==> flow/design.v <==
module PC(rst, clk, PCin, PCout);
	input clk, rst;
	input [31:0] PCin;
	output reg [31:0] PCout;
	always @(posedge clk) begin
		if (rst) PCout <= 0;
		else 
			PCout <= PCin + 1;
	end
endmodule
======== Step by step through the tools: PC ========
What the tools print for PC, step after step.
Line numbers count from 1 in the design file above.
Operators carry their Yosys type and port widths (W data, S select, Z words).
The mark -- stands for no value.
inputs
  design top .............................. PC
  clock ................................... clk
  library ................................. sky130hd
  corner .................................. tt_025C_1v80

======== After elaboration ========
Source: Yosys, flattened and elaborated, memories not mapped. Widths are those after wreduce; folded enables and synchronous resets count as part of the registers. Registers that Yosys merges into a memory's read port (data or address) are not register bits. Print and check cells do not count. Equal cells are merged and count once.
operators by class
  add/subtract/negate cells ............... 1
operator list
  kind                     count
  $add A32 B1 Y32 const B  1
bit counts
  register bits ........................... 32
  input bits .............................. 34
  output and inout port bits .............. 32

======== Logic depth ========
Depth = most cells in a row (Yosys ltp): at word level without a register or memory, in the mapped netlist without a sequential cell, where the memories' decode and read muxes count.
logic depth
  depth in word-level cells ............... 1
  ABC_AREA ................................ 0
  depth in mapped cells ................... 6

======== Netlist ========
Yosys stat after the flow's synthesis: flattened, memories mapped to cells. It holds for the ABC_AREA given above (unset counts as 0); a run with the other value may have another netlist.
synthesis totals
  buffers ................................. 9
  cell count .............................. 168
  flip-flop cells ......................... 32
  cell area after synthesis ............... 1,475.2 um^2
  sequential area ......................... 640.6 um^2
cells by type
  cell type                 count
  sky130_fd_sc_hd__dfxtp_1  32
  sky130_fd_sc_hd__or4_1    12
  sky130_fd_sc_hd__a21oi_1  17
  sky130_fd_sc_hd__o31ai_1  11
  sky130_fd_sc_hd__nor2_1   14
  sky130_fd_sc_hd__xnor2_1  5
  sky130_fd_sc_hd__nand2_1  11
  sky130_fd_sc_hd__nand3_1  8
  sky130_fd_sc_hd__or3_1    6
  sky130_fd_sc_hd__xor2_1   4
  sky130_fd_sc_hd__mux2_2   3
  sky130_fd_sc_hd__nand4_1  5
  sky130_fd_sc_hd__nor2b_1  5
  sky130_fd_sc_hd__o21ai_0  6
  sky130_fd_sc_hd__buf_6    2
  sky130_fd_sc_hd__inv_1    5
  sky130_fd_sc_hd__nor4_1   3
  sky130_fd_sc_hd__and4_1   2
Other cell types: 11; their cells: 17.

======== Path before layout ========
Path of least setup slack by OpenSTA after synthesis, without wires, with an ideal clock, recovery checks aside; 20% of the period is set as input and as output delay. Where synthesis merged equal registers, the netlist keeps one of their names.
path post-synthesis
  kind .................................... in2reg
  from .................................... input port PCin[0]
  to ...................................... register PCout[22]
  stages on the path ...................... 6
  required time ........................... 2.110 ns
  setup slack ............................. 0.147 ns
  path delay .............................. 1.597 ns
  clock period ............................ 2.18 ns
  launch time at the first pin ............ 0.436 ns
  data arrival time ....................... 1.963 ns
  period reached after synthesis .......... 2.033 ns
"path delay" is the arrival time less input delay plus setup time.
"stages on the path": output pins that drive a net of the path, with the launching flip-flop's if there is one; two outputs of one cell count as two.
"period reached after synthesis" = period - worst setup slack (recovery checks aside). The figure is calculated, with input and output delays left at 20% of the set period.
The rows between start and end are the longest chain of elaborated cells between them; the timing report does not say that the signal goes this way. Where chains are equally long, one stands for them.
A line is the first line of the expression or statement that the cell stems from. Yosys adds cells for indexed reads and writes and turns some case tables into memories.
on the way, post-synthesis
  cells stage by stage .................... sky130_fd_sc_hd__ha_1 -> sky130_fd_sc_hd__and4_4 -> sky130_fd_sc_hd__or4b_1 -> sky130_fd_sc_hd__buf_2 -> sky130_fd_sc_hd__or4_1 -> sky130_fd_sc_hd__a21oi_1
  cells in the longest elaborated chain ... 1
RTL lines, path post-synthesis
  item                line  text
  start: declaration  3     input [31:0] PCin;
  $add A32 B1 Y32     8     PCout <= PCin + 1;
  end: assignment     6     if (rst) PCout <= 0;
  end: assignment     8
  end: declaration    4     output reg [31:0] PCout;

======== Path in the finished layout ========
From the final timing report of flow run 1: the path of least setup slack in the routed layout; clock arrival at registers is part of the times.
path post-layout
  kind .................................... in2reg
  from .................................... input port PCin[6]
  to ...................................... register PCout[16]
  setup slack ............................. -0.14 ns
  data arrival time ....................... 1.87 ns
  launch time at the first pin ............ 0.30 ns
  clock period ............................ 1.51 ns
  stages on the path ...................... 7
  required time ........................... 1.74 ns
The rows between start and end are the longest chain of elaborated cells between them; the timing report does not say that the signal goes this way. Where chains are equally long, one stands for them.
on the way, post-layout
  cells stage by stage .................... sky130_fd_sc_hd__buf_6 -> sky130_fd_sc_hd__nand4_1 -> sky130_fd_sc_hd__buf_4 -> sky130_fd_sc_hd__buf_4 -> sky130_fd_sc_hd__or4b_4 -> sky130_fd_sc_hd__or3_1 -> sky130_fd_sc_hd__a21oi_2
  cells in the longest elaborated chain ... 1
RTL lines, path post-layout
  item                line  text
  start: declaration  3     input [31:0] PCin;
  $add A32 B1 Y32     8     PCout <= PCin + 1;
  end: assignment     6     if (rst) PCout <= 0;
  end: assignment     8
  end: declaration    4     output reg [31:0] PCout;

Measured data: module PC, platform sky130hd, 2 stored runs of the flow under differing settings, order arbitrary. Input and output delays are each 20% of the period that was set; the output load is 0.01 pF.
By "time on the worst setup path" is meant the share of the clock period that the worst setup path is allowed (20% is reserved at inputs, 20% at outputs), minus its slack. Clock arrival times at its registers enter into it.
"total power after layout" rests on the timing tool's default activity at the inputs, not on a simulated workload.

======== flow run 1 ========
==> flow/run.sh <==
#!/bin/bash
# the make line also repeats the synthesis and layout settings of config.mk as NAME=value (left out here)
make -C /OpenROAD-flow-scripts/flow DESIGN_CONFIG=/design/flow/config.mk WORK_HOME=/design/flow/orfs CLKGATE_MAP_FILE= finish
==> flow/config.mk <==
export PLATFORM = sky130hd
export DESIGN_NAME = PC
export DESIGN_NICKNAME = PC
export VERILOG_FILES = /design/flow/design.v
export SDC_FILE = /design/flow/constraint.sdc
export NUM_CORES = 4
export LEC_CHECK = 0
export CAP_MARGIN = 20
export CELL_PAD_IN_SITES_GLOBAL_PLACEMENT = 0
export CORE_ASPECT_RATIO = 1.55
export CORE_MARGIN = 10
export CORE_UTILIZATION = 28
export CTS_CLUSTER_SIZE = 87
export MAX_ROUTING_LAYER = met5
export MIN_ROUTING_LAYER = met1
export SETUP_SLACK_MARGIN = 0.31
export SLEW_MARGIN = 35
export TNS_END_PERCENT = 5
==> flow/constraint.sdc <==
create_clock -name core_clock -period 1.51 [get_ports {clk}]
set_input_delay 0.3020 -clock core_clock [delete_from_list [all_inputs] [get_ports {clk}]]
set_output_delay 0.3020 -clock core_clock [all_outputs]
set_load 0.01 [all_outputs]

-------- measured, flow run 1 --------
  netlist area reported by Yosys .......... 1,475.2 um^2
  full die area ........................... 8,641.6 um^2
  standard-cell area of the final layout .. 3,027.9 um^2
  worst slack on setup checks ............. -0.137 ns
  total power after layout ................ 2.061 mW
  time on the worst setup path ............ 1.35 ns
  worst path kind ......................... in2reg

======== flow run 2 ========
==> flow/run.sh <==
#!/bin/bash
# the make line also repeats the synthesis and layout settings of config.mk as NAME=value (left out here)
make -C /OpenROAD-flow-scripts/flow DESIGN_CONFIG=/design/flow/config.mk WORK_HOME=/design/flow/orfs CLKGATE_MAP_FILE= finish
==> flow/config.mk <==
export PLATFORM = sky130hd
export DESIGN_NAME = PC
export DESIGN_NICKNAME = PC
export VERILOG_FILES = /design/flow/design.v
export SDC_FILE = /design/flow/constraint.sdc
export NUM_CORES = 4
export LEC_CHECK = 0
export CAP_MARGIN = 20
export CORE_MARGIN = 2
export CORE_UTILIZATION = 40
export SLEW_MARGIN = 20
==> flow/constraint.sdc <==
create_clock -name core_clock -period 2.26 [get_ports {clk}]
set_input_delay 0.4520 -clock core_clock [delete_from_list [all_inputs] [get_ports {clk}]]
set_output_delay 0.4520 -clock core_clock [all_outputs]
set_load 0.01 [all_outputs]

-------- measured, flow run 2 --------
  netlist area reported by Yosys .......... 1,475.2 um^2
  full die area ........................... 4,190.0 um^2
  standard-cell area of the final layout .. 2,631.3 um^2
  worst slack on setup checks ............. 0.035 ns
  total power after layout ................ 1.422 mW
  time on the worst setup path ............ 1.77 ns
  worst path kind ......................... in2reg
